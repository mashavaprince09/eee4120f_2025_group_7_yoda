==> flow/design.v <==
`timescale 1ns / 1ps
module sobel(
    input wire clk,                     
    input wire [7:0] p00, p01, p02,    
    input wire [7:0] p10, p11, p12,    
    input wire [7:0] p20, p21, p22,    
    input wire start, reset,
    output reg [7:0] magnitude,         
    output reg done
);
    parameter threshold = 150;          
    reg signed [10:0] gx, gy;          
    reg [10:0] abs_gx, abs_gy;         
    wire [10:0] magnitude_sum;         
    always @(posedge clk) begin
        gx = (p02 + (p12 << 1) + p22) - (p00 + (p10 << 1) + p20);
        gy = (p20 + (p21 << 1) + p22) - (p00 + (p01 << 1) + p02);
        abs_gx = (gx < 0) ? -gx : gx;
        abs_gy = (gy < 0) ? -gy : gy;
    end
    assign magnitude_sum = abs_gx + abs_gy;
    always @(posedge clk) begin
        magnitude <= (magnitude_sum > threshold) ? 8'd255 : 0;
    end
endmodule
; ---- Tool chain data of sobel
; What the tools print for sobel, step after step.
; Lines are those of the file above, counted from 1.
; Operators: Yosys type, input widths -> output width; for muxes data width and select width s.
; Cell names lack the library's common part.
; The mark n/a stands for no value.
[inputs]
top_module = sobel
clock_port = clk
lib = sky130hd
lib_corner = tt_025C_1v80

; ---- After elaboration
; Source: Yosys, flattened and elaborated, memories not mapped. Widths are those after wreduce; folded enables and synchronous resets count as part of the registers. Registers that Yosys merges into a memory's read port (data or address) are not register bits. Print and check cells do not count. Equal cells are merged and count once.
[bits]
ff_bits = 30
elab_cells = 22
in_bits = 75
[classes]
cmp = 3
mux = 3
add_sub_neg = 13
[op_table]
columns = cell, n
row1 = $add 10x8->11, 4
row2 = $add 8x9->10, 4
row3 = $lt 11x1->1 const B, 2
row4 = $sub 11x11->11, 2
row5 = $neg 11->11, 2
row6 = $mux 11, 2
row7 = $add 11x11->11, 1
row8 = $gt 11x8->1 const B, 1
row9 = $mux 8, 1

; ---- Logic depth
; Longest topological path by Yosys (ltp), each cell counted once; first at word level (registers and memories cut), then after technology mapping (sequential cells cut; the memories' decode and read muxes count).
[depth]
ltp_word = 5
abc_area = 0
ltp_mapped = 16

; ---- Netlist
; The flow's flattened synthesis, as Yosys stat reports it; memories are mapped. The netlist is that of the ABC_AREA named above (0 if unset); the other value can give another one.
; Totals and module areas in this step are rounded.
[by_type]
columns = type, n
row1 = fa_1, 63
row2 = inv_1, 138
row3 = dfxtp_1, 23
row4 = ha_1, 36
row5 = xnor2_1, 21
row6 = nor2_1, 28
row7 = xor2_1, 12
row8 = a21o_1, 12
row9 = a21oi_1, 15
row10 = buf_4, 8
row11 = o21ai_0, 11
row12 = nor3_1, 9
row13 = a31oi_1, 5
row14 = and3_1, 5
row15 = a221oi_2, 2
row16 = nand3_1, 6
row17 = nor4b_2, 2
row18 = o21a_1, 4
; Not listed: further types 22, cells in them 38.
[mapped]
area_mm2 = 0.003884
ffs = 23
seq_area_mm2 = 0.0004604
cells = 438

; ---- Path before layout
; Path of least setup slack by OpenSTA after synthesis, without wires, with an ideal clock, recovery checks aside; 20% of the period is set as input and as output delay. Where synthesis merged equal registers, the netlist keeps one of their names.
[synth_path]
kind = in2reg
start = input port p00[4]
end = register abs_gx[9]
arrival_time_ps = 4267
path_stages = 13
period_ps = 4600
input_delay_ps = 920
path_delay_ps = 3472
required_ps = 4475
slack_ps = 208
period_less_setup_slack_ps = 4392
; "path_delay_ps" = arrival - input delay + setup time.
; "path_stages" counts driving pins, that of a launching flip-flop among them; a cell with two outputs on the path counts twice.
; "period_less_setup_slack_ps" is the clock period less the worst setup slack; recovery checks do not enter. This is arithmetic on one report: input and output delays are still those of the set period (20% each).
; Between the ends stands the longest chain of elaborated cells between them, by number of cells; it is not shown to be the way that was timed. Of several equally long chains one is given.
; A line is the first line of the expression or statement that the cell stems from. Yosys adds cells for indexed reads and writes and turns some case tables into memories.
[synth_via]
path_cell_list = inv_1 -> fa_1 -> fa_1 -> inv_1 -> fa_1 -> inv_1 -> ha_1 -> a21o_1 -> a221oi_2 -> xor2_1 -> nor4b_2 -> a31oi_1 -> xor2_1
elab_chain_len = 5
cells_between = 6
cone_lines = 2
cone_classes = add/sub: 4; compare: 1; mux: 1
[synth_lines]
columns = item, line_no
row1 = "start, declared", 4  ; input wire [7:0] p00, p01, p02,
row2 = $add 8x9->10, 16  ; gx = (p02 + (p12 << 1) + p22) - (p00 + (p10 << 1) + p20);
row3 = $add 10x8->11, 16
row4 = $sub 11x11->11, 16
row5 = $neg 11->11, 18  ; abs_gx = (gx < 0) ? -gx : gx;
row6 = $mux 11, 18
row7 = "end, assigned", 18
row8 = "end, declared", 13  ; reg [10:0] abs_gx, abs_gy;

; ---- Path in the finished layout
; From the final timing report of stored run 2: the path of least setup slack in the routed layout; clock arrival at registers is part of the times.
; The report prints the path's times to 10 ps; the period is as set.
[layout_path]
kind = in2reg
start = input port p20[2]
end = register abs_gx[9]
slack_ps = 640
required_ps = 5270
input_delay_ps = 1030
arrival_time_ps = 4630
period_ps = 5130
path_stages = 16
; Between the ends stands the longest chain of elaborated cells between them, by number of cells; it is not shown to be the way that was timed. Of several equally long chains one is given.
[layout_via]
path_cell_list = buf_8 -> buf_6 -> inv_8 -> fa_1 -> fa_1 -> inv_2 -> fa_1 -> buf_4 -> buf_6 -> fa_2 -> nand2b_4 -> a21oi_4 -> xor2_4 -> nor4b_4 -> a31oi_2 -> xor2_1
elab_chain_len = 4
cells_between = 5
cone_lines = 2
cone_classes = add/sub: 3; compare: 1; mux: 1
[layout_lines]
columns = item, line_no
row1 = "start, declared", 6  ; input wire [7:0] p20, p21, p22,
row2 = $add 10x8->11, 16  ; gx = (p02 + (p12 << 1) + p22) - (p00 + (p10 << 1) + p20);
row3 = $sub 11x11->11, 16
row4 = $neg 11->11, 18  ; abs_gx = (gx < 0) ? -gx : gx;
row5 = $mux 11, 18
row6 = "end, assigned", 18
row7 = "end, declared", 13  ; reg [10:0] abs_gx, abs_gy;

2 stored runs of sobel in the flow (synthesis by Yosys, layout by OpenROAD, sky130hd cells), in arbitrary order. Constraints: input delay and output delay 20% of the set period each, output load 0.01 pF.
"timing.achieved_period_ps" is the run's clock period less its worst setup slack. It is reckoned from that one timing run; input and output delays stay at 20% of the period that was set.
"timing.worst_path_ps" means the part of the period allowed to the worst setup path (the constraints hold back 20% at inputs and 20% at outputs) less its slack; where the path has registers, the arrival times of their clocks count too.
"design_power_mw": no workload was simulated; the value follows from the tool's default switching activity.
"timing.worst_path_ps" is given in steps of 10 ps.
Measured values are rounded.

# stored run 1
==> flow/run.sh <==
#!/bin/bash
# the make line also repeats the synthesis and layout settings of config.mk as NAME=value (left out here)
make -C /OpenROAD-flow-scripts/flow DESIGN_CONFIG=/design/flow/config.mk WORK_HOME=/design/flow/orfs CLKGATE_MAP_FILE= finish
==> flow/config.mk <==
export PLATFORM = sky130hd
export DESIGN_NAME = sobel
export DESIGN_NICKNAME = sobel
export VERILOG_FILES = /design/flow/design.v
export SDC_FILE = /design/flow/constraint.sdc
export NUM_CORES = 4
export LEC_CHECK = 0
export CAP_MARGIN = 20
export CELL_PAD_IN_SITES_DETAIL_PLACEMENT = 2
export CELL_PAD_IN_SITES_GLOBAL_PLACEMENT = 3
export CORE_MARGIN = 2
export CORE_UTILIZATION = 46
export CTS_CLUSTER_DIAMETER = 268
export CTS_CLUSTER_SIZE = 67
export MIN_ROUTING_LAYER = met1
export PLACE_DENSITY = 0.62
export SETUP_SLACK_MARGIN = 0.45
export SLEW_MARGIN = 20
export TNS_END_PERCENT = 40
==> flow/constraint.sdc <==
create_clock -name core_clock -period 4.08 [get_ports {clk}]
set_input_delay 0.8160 -clock core_clock [delete_from_list [all_inputs] [get_ports {clk}]]
set_output_delay 0.8160 -clock core_clock [all_outputs]
set_load 0.01 [all_outputs]

==> stored run 1: results <==
outcome="no final report: placement broke off with GPL-0301"

# stored run 2
==> flow/run.sh <==
#!/bin/bash
# the make line also repeats the synthesis and layout settings of config.mk as NAME=value (left out here)
make -C /OpenROAD-flow-scripts/flow DESIGN_CONFIG=/design/flow/config.mk WORK_HOME=/design/flow/orfs CLKGATE_MAP_FILE= finish
==> flow/config.mk <==
export PLATFORM = sky130hd
export DESIGN_NAME = sobel
export DESIGN_NICKNAME = sobel
export VERILOG_FILES = /design/flow/design.v
export SDC_FILE = /design/flow/constraint.sdc
export NUM_CORES = 4
export LEC_CHECK = 0
export ABC_AREA = 0
export CAP_MARGIN = 20
export CELL_PAD_IN_SITES_DETAIL_PLACEMENT = 2
export CORE_MARGIN = 2
export CORE_UTILIZATION = 22
export CTS_CLUSTER_DIAMETER = 183
export CTS_CLUSTER_SIZE = 16
export GPL_ROUTABILITY_DRIVEN = 1
export MAX_ROUTING_LAYER = met4
export MIN_ROUTING_LAYER = met2
export PLACE_DENSITY_LB_ADDON = 0.15
export SETUP_SLACK_MARGIN = 0.81
export SLEW_MARGIN = 20
==> flow/constraint.sdc <==
create_clock -name core_clock -period 5.13 [get_ports {clk}]
set_input_delay 1.0260 -clock core_clock [delete_from_list [all_inputs] [get_ports {clk}]]
set_output_delay 1.0260 -clock core_clock [all_outputs]
set_load 0.01 [all_outputs]

==> stored run 2: results <==
design_power_mw=4.748
ys_area_mm2=0.003884
fin_hold_ws_ps=814
fin_util_pct=34.3
final_cell_area_mm2=0.005929
timing.achieved_period_ps=4491
design.die.area_mm2=0.01873
timing.worst_path_ps=3460
worst_setup_path_type="in2reg"
setup_worst_slack_ps=639
setup_tns_ps=0
